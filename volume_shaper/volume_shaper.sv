==> flow/design.v <==
`timescale 1ns / 1ps
 module volume_shaper(
input logic clk,
input logic reset,
input logic start,  
input logic [7:0] attack_step_value,  
input logic [7:0] decay_step_value,   
input logic [7:0] sustain_level,  
input logic [7:0] release_step_value,   
input logic [7:0] sustain_time,  
output logic [3:0] envelope,
output logic adsr_idle
    );
    localparam MAX = 8'hFF
	 ;
    localparam BYPASS = 8'hff;
    localparam ZERO = 8'h00;
    typedef enum {idle, launch, attack, decay, sustain, rel} state_type;
    state_type state_reg;
    state_type state_next;
    logic [7:0] amplitude_counter_reg;
    logic [7:0] amplitude_counter_next;
    logic [7:0] sustain_time_reg;
    logic [7:0] sustain_time_next;
    logic [7:0] n_tmp;
    logic fsm_idle;
    logic [7:0] envelope_i;
    always_ff @(posedge clk, posedge reset)
    begin
        if(reset) 
          begin
            state_reg <= idle;
            amplitude_counter_reg <= 8'b0;
            sustain_time_reg <= 8'b0;
          end
         else
         begin
            state_reg <= state_next;
            amplitude_counter_reg <= amplitude_counter_next;
            sustain_time_reg <= sustain_time_next;
         end
    end
    always_comb
    begin
    state_next = state_reg;
    amplitude_counter_next = amplitude_counter_reg;
    sustain_time_next = sustain_time_reg;
    fsm_idle = 1'b0;        
    n_tmp = amplitude_counter_reg;   
        case (state_reg)         
            idle: begin
                fsm_idle = 1'b1;
                if (start) begin
                    state_next = launch;
                  end
              end
            launch: begin
                state_next = attack;
                amplitude_counter_next = 8'b0;
              end  
            attack: begin
                if(start) begin
                    state_next = launch;
                end else begin
                    n_tmp = amplitude_counter_reg + attack_step_value;
                    if (n_tmp < MAX) begin
                        amplitude_counter_next = n_tmp;
                    end else begin
                        state_next = decay;
                    end
                 end
              end
            decay: begin
                if (start) begin
                    state_next = launch;
                end else begin
                    n_tmp = amplitude_counter_reg - decay_step_value;
                    if(n_tmp > sustain_level) begin
                        amplitude_counter_next = n_tmp;
                    end else begin
                        amplitude_counter_next = sustain_level;
                        state_next = sustain;
                        sustain_time_next = 8'b0;   
                    end
                 end
              end              
            sustain: begin
                if (start) begin
                    state_next = launch;
                end else begin
                    if(sustain_time_reg < sustain_time) begin
                        sustain_time_next = sustain_time_next + 1;
                    end else begin
                        state_next = rel;
                    end
                 end
              end              
             default: begin
                if (start) begin
                    state_next = launch;
                  end else begin
                    if(amplitude_counter_reg > release_step_value) begin
                        amplitude_counter_next = amplitude_counter_reg - release_step_value;
                    end else begin
                        state_next = idle;
                    end
                  end
               end    
        endcase
    end
    assign adsr_idle = fsm_idle;
assign envelope_i = 8'((attack_step_value == BYPASS) ? MAX :
                       (attack_step_value == ZERO) ? 8'h00 :
                       amplitude_counter_reg);
    assign envelope = {1'b0, envelope_i[7:5]};
endmodule
* Reports on volume_shaper
The steps from the RTL of volume_shaper to its reports follow in flow order.
Lines are those of the file above, counted from 1.
Cell names lack the library's common part.
The mark - stands for no value.
- Design top :: volume_shaper
- Clock input :: clk
- Library :: sky130hd
- Timing corner :: tt_025C_1v80

* Elaborated design
Source: Yosys, flattened and elaborated, memories not mapped. Widths are those after wreduce. Registers that Yosys merges into a memory's read port (data or address) are not register bits. Print and check cells do not count. Equal cells are merged and count once.
- Memories :: 0
- Cells after elaboration :: 62
- Output and inout port bits :: 5
- Register bits :: 48
- Word width x clocked read ports :: 0
- Bits in latches :: 0
- Bits of input ports :: 43
- Bits in read-only memories :: 0
- Memory bits (writable) :: 0
- Bitwise gates (word level) :: 1
- Shifts and indexed selects :: 0
- Add/subtract/negate cells :: 4
- Multiply operators :: 0
- $lt $le $gt $ge :: 4
- Reduce/logical cells :: 8
- Divide/modulo/power cells :: 0
- Mux-type cells :: 25
- Equal/unequal tests :: 17
** Operators with widths (count)
- 2-to-1 mux 32 bit :: 9
- case mux 32 bit (select 5 bit) :: 1
- 2-to-1 mux 8 bit :: 12
- equality test 32 x 2 -> 1 bit with constant B :: 2
- equality test 32 x 1 -> 1 bit with constant B :: 1
- equality test 32 x 3 -> 1 bit with constant B :: 1
- logical NOT 32 bit :: 1
- case mux 8 bit (select 4 bit) :: 1
- subtractor 8 bit :: 2
- greater-than comparator 8 bit :: 2
- case mux 8 bit (select 2 bit) :: 1
- inequality test 2 bit with constant B :: 7
- AND reduction 5 bit :: 2
- inequality test 3 bit with constant B :: 3
- adder 8 x 1 -> 8 bit with constant B :: 1
- adder 8 bit :: 1
- < comparator 8 bit :: 1
- < comparator 8 bit with constant B :: 1
- equality test 8 bit with constant B :: 1
- logical NOT 8 bit :: 1
- inequality test 6 x 2 -> 1 bit with constant B :: 1
- AND reduction 6 bit :: 1
- nonzero test 4 bit :: 1
- inequality test 2 x 1 -> 1 bit with constant B :: 1
- nonzero test 2 bit :: 1
- OR reduction 2 bit :: 1
- NOT 1 bit :: 1
- 2-to-1 mux 1 bit :: 1

* Logic depth
Depth = most cells in a row (Yosys ltp): at word level without a register or memory, in the mapped netlist without a sequential cell, where the memories' decode and read muxes count.
- Depth in word-level cells :: 5
- ABC_AREA :: 0
- Mapped depth :: 17
- Mapped depth without buffers :: 16

* Netlist
Source: synth_stat.txt of the flow (Yosys; design flattened, memories mapped). It holds for the ABC_AREA given above (unset counts as 0); a run with the other value may have another netlist.
Totals and module areas in this step are rounded.
** Cells by type
- dfrtp_1 :: count 21, area in all 525.504 um^2
- ha_1 :: count 38, area in all 475.456 um^2
- inv_1 :: count 44, area in all 165.158 um^2
- xnor2_1 :: count 18, area in all 157.651 um^2
- a21oi_1 :: count 21, area in all 105.101 um^2
- a21o_1 :: count 13, area in all 97.594 um^2
- mux2_4 :: count 6, area in all 90.086 um^2
- nor2_1 :: count 22, area in all 82.579 um^2
- fa_1 :: count 3, area in all 60.058 um^2
- nand2_1 :: count 14, area in all 52.55 um^2
- mux2i_1 :: count 5, area in all 50.048 um^2
- a211oi_1 :: count 6, area in all 45.043 um^2
- a22oi_1 :: count 6, area in all 45.043 um^2
- xor2_1 :: count 5, area in all 43.792 um^2
- o21ai_0 :: count 8, area in all 40.038 um^2
- nand4_1 :: count 6, area in all 37.536 um^2
- nand3_1 :: count 6, area in all 30.029 um^2
- dfstp_2 :: count 1, area in all 26.275 um^2
Not listed: further types 48, cells in them 71.
- Buffers :: 7
- Area of sequential cells :: 0.00055 mm^2
- Standard cells after synthesis :: 314
- Flip-flop cells :: 22
- Cell area after synthesis :: 0.0027 mm^2

* Worst setup path after synthesis
OpenSTA on the mapped netlist: ideal clock, no wires. The path of least setup slack (recovery checks aside). Input and output delay are each 20% of the period. Register names are those of the netlist, which keeps one name where synthesis merged equal registers.
- Path kind :: input -> register
- From :: in decay_step_value[0]
- To :: reg amplitude_counter_reg[6]
- Required time :: 5464 ps
- Setup time :: 136 ps
- Time at the first pin :: 1120 ps
- Path delay :: 3044 ps
- Period :: 5600 ps
- Slack :: 1436 ps
- External input delay :: 1120 ps
- Path buffers :: 1
- Driving pins on the path :: 16
- Arrival :: 4028 ps
- Synthesis period reached :: 4164 ps
"path delay" = arrival - input delay + setup time.
"driving pins on the path" counts driving pins, that of a launching flip-flop among them; a cell with two outputs on the path counts twice.
"synthesis period reached" = period - worst setup slack (recovery checks aside). The figure is calculated, with input and output delays left at 20% of the set period.
The rows between start and end are the longest chain of elaborated cells between them; the timing report does not say that the signal goes this way. Where chains are equally long, one stands for them.
Each line given opens the expression or statement behind the cell; cells for indexed reads and writes are added by Yosys, which also makes memories of some case tables.
- Path through :: ha_1 -> inv_1 -> fa_1 -> a211oi_1 -> o21bai_1 -> a21oi_1 -> xnor2_1 -> ha_1 -> o21ai_1 -> nor2_1 -> and4bb_4 -> nor2_2 -> buf_6 -> mux2_4 -> a222oi_1 -> mux2i_1
- Length of the longest elaborated chain :: 5
- Elaborated cells between the ends (all ways) :: 5
- Source lines of those cells :: 4
- Those cells by class :: add/sub (1); compare (1); mux (3)
** RTL lines, path post-synthesis
- start: declaration :: line 7 : input logic [7:0] decay_step_value,
- subtractor 8 bit :: line 77 : n_tmp = amplitude_counter_reg - decay_step_value;
- greater-than comparator 8 bit :: line 78 : if(n_tmp > sustain_level) begin
- 2-to-1 mux 8 bit :: line 78
- 2-to-1 mux 8 bit :: line 74 : if (start) begin
- case mux 8 bit (select 4 bit) :: line 50 : case (state_reg)
- end: assignment :: line 33 : amplitude_counter_reg <= 8'b0;
- end: assignment :: line 39 : amplitude_counter_reg <= amplitude_counter_next;
- end: declaration :: line 21 : logic [7:0] amplitude_counter_reg;

* Path in the finished layout
From the final timing report of run A: the path of least setup slack in the routed layout; clock arrival at registers is part of the times.
The path's times are printed in steps of 10 ps; the period is the one set.
- Path kind :: input -> register
- From :: in decay_step_value[0]
- To :: reg sustain_time_reg[5]
- Arrival :: 4350 ps
- Required time :: 4600 ps
- Slack :: 240 ps
- Driving pins on the path :: 17
- Time at the first pin :: 880 ps
- Setup time :: 60 ps
- Path buffers :: 3
- Period :: 4390 ps
- External input delay :: 880 ps
The rows between start and end are the longest chain of elaborated cells between them; the timing report does not say that the signal goes this way. Where chains are equally long, one stands for them.
- Path through :: clkdlybuf4s50_1 -> ha_1 -> inv_1 -> fa_1 -> buf_4 -> a21o_1 -> a21oi_1 -> xnor2_1 -> ha_1 -> and4_1 -> nand4_1 -> o31ai_4 -> buf_4 -> o311ai_4 -> a211oi_2 -> a311oi_2 -> a41o_1
- Length of the longest elaborated chain :: 5
- Elaborated cells between the ends (all ways) :: 7
- Source lines of those cells :: 4
- Those cells by class :: add/sub (1); compare (1); eq/ne (1); mux (3); reduce/logical (1)
** RTL lines, path post-layout
- start: declaration :: line 7 : input logic [7:0] decay_step_value,
- subtractor 8 bit :: line 77 : n_tmp = amplitude_counter_reg - decay_step_value;
- greater-than comparator 8 bit :: line 78 : if(n_tmp > sustain_level) begin
- 2-to-1 mux 8 bit :: line 78
- 2-to-1 mux 8 bit :: line 74 : if (start) begin
- case mux 8 bit (select 2 bit) :: line 50 : case (state_reg)
- end: assignment :: line 34 : sustain_time_reg <= 8'b0;
- end: assignment :: line 40 : sustain_time_reg <= sustain_time_next;
- end: declaration :: line 23 : logic [7:0] sustain_time_reg;

==> runs of volume_shaper <==
Settings and measured results of 2 stored flow runs for module volume_shaper (sky130hd), not sorted in any way. The constraints put input and output delay at 20% of the set period each and load the outputs with 0.01 pF.
By "achieved period" is meant the clock period of the run minus its worst setup slack. This is arithmetic on one report: input and output delays are still those of the set period (20% each).
"worst setup path time": the worst setup path's part of the clock period (all of it between registers, 20% less for each end at a port) less its slack. A launch clock that arrives late makes it longer, a capture clock that arrives late makes it shorter.
"overall power" is the tool's figure for a default switching activity; nothing was simulated.
"worst setup path time" is given in steps of 10 ps.
The measured numbers are rounded.

* Run A
** Files
==> flow/run.sh <==
#!/bin/bash
# the make line also repeats the synthesis and layout settings of config.mk as NAME=value (left out here)
make -C /OpenROAD-flow-scripts/flow DESIGN_CONFIG=/design/flow/config.mk WORK_HOME=/design/flow/orfs CLKGATE_MAP_FILE= finish
==> flow/config.mk <==
export PLATFORM = sky130hd
export DESIGN_NAME = volume_shaper
export DESIGN_NICKNAME = volume_shaper
export VERILOG_FILES = /design/flow/design.v
export SDC_FILE = /design/flow/constraint.sdc
export NUM_CORES = 4
export LEC_CHECK = 0
export CAP_MARGIN = 20
export CORE_MARGIN = 2
export CORE_UTILIZATION = 26
export SLEW_MARGIN = 20
==> flow/constraint.sdc <==
create_clock -name core_clock -period 4.39 [get_ports {clk}]
set_input_delay 0.8780 -clock core_clock [delete_from_list [all_inputs] [get_ports {clk}]]
set_output_delay 0.8780 -clock core_clock [all_outputs]
set_load 0.01 [all_outputs]
** Results
- Worst setup path time :: 3270 ps
- Critical path type :: input -> register
- Achieved period :: 4145 ps
- Area inside the die boundary :: 0.011 mm^2
- Smallest hold slack :: 510 ps
- Overall power :: 2200 uW
- Area of the standard cells in the finished layout :: 0.0035 mm^2
- Worst slack on setup checks :: 240 ps
- Total negative slack :: 0 ps
- Post-synthesis cell area :: 0.0027 mm^2

* Run B
** Files
==> flow/run.sh <==
#!/bin/bash
# the make line also repeats the synthesis and layout settings of config.mk as NAME=value (left out here)
make -C /OpenROAD-flow-scripts/flow DESIGN_CONFIG=/design/flow/config.mk WORK_HOME=/design/flow/orfs CLKGATE_MAP_FILE= finish
==> flow/config.mk <==
export PLATFORM = sky130hd
export DESIGN_NAME = volume_shaper
export DESIGN_NICKNAME = volume_shaper
export VERILOG_FILES = /design/flow/design.v
export SDC_FILE = /design/flow/constraint.sdc
export NUM_CORES = 4
export LEC_CHECK = 0
export CAP_MARGIN = 20
export CELL_PAD_IN_SITES_DETAIL_PLACEMENT = 2
export CELL_PAD_IN_SITES_GLOBAL_PLACEMENT = 2
export CORE_MARGIN = 2
export CORE_UTILIZATION = 57
export CTS_CLUSTER_DIAMETER = 184
export GPL_TIMING_DRIVEN = 1
export PLACE_DENSITY_LB_ADDON = 0.24
export SLEW_MARGIN = 20
export TNS_END_PERCENT = 30
==> flow/constraint.sdc <==
create_clock -name core_clock -period 4.77 [get_ports {clk}]
set_input_delay 0.9540 -clock core_clock [delete_from_list [all_inputs] [get_ports {clk}]]
set_output_delay 0.9540 -clock core_clock [all_outputs]
set_load 0.01 [all_outputs]
** Results
Did not finish, placement stopped with FLW-0024.
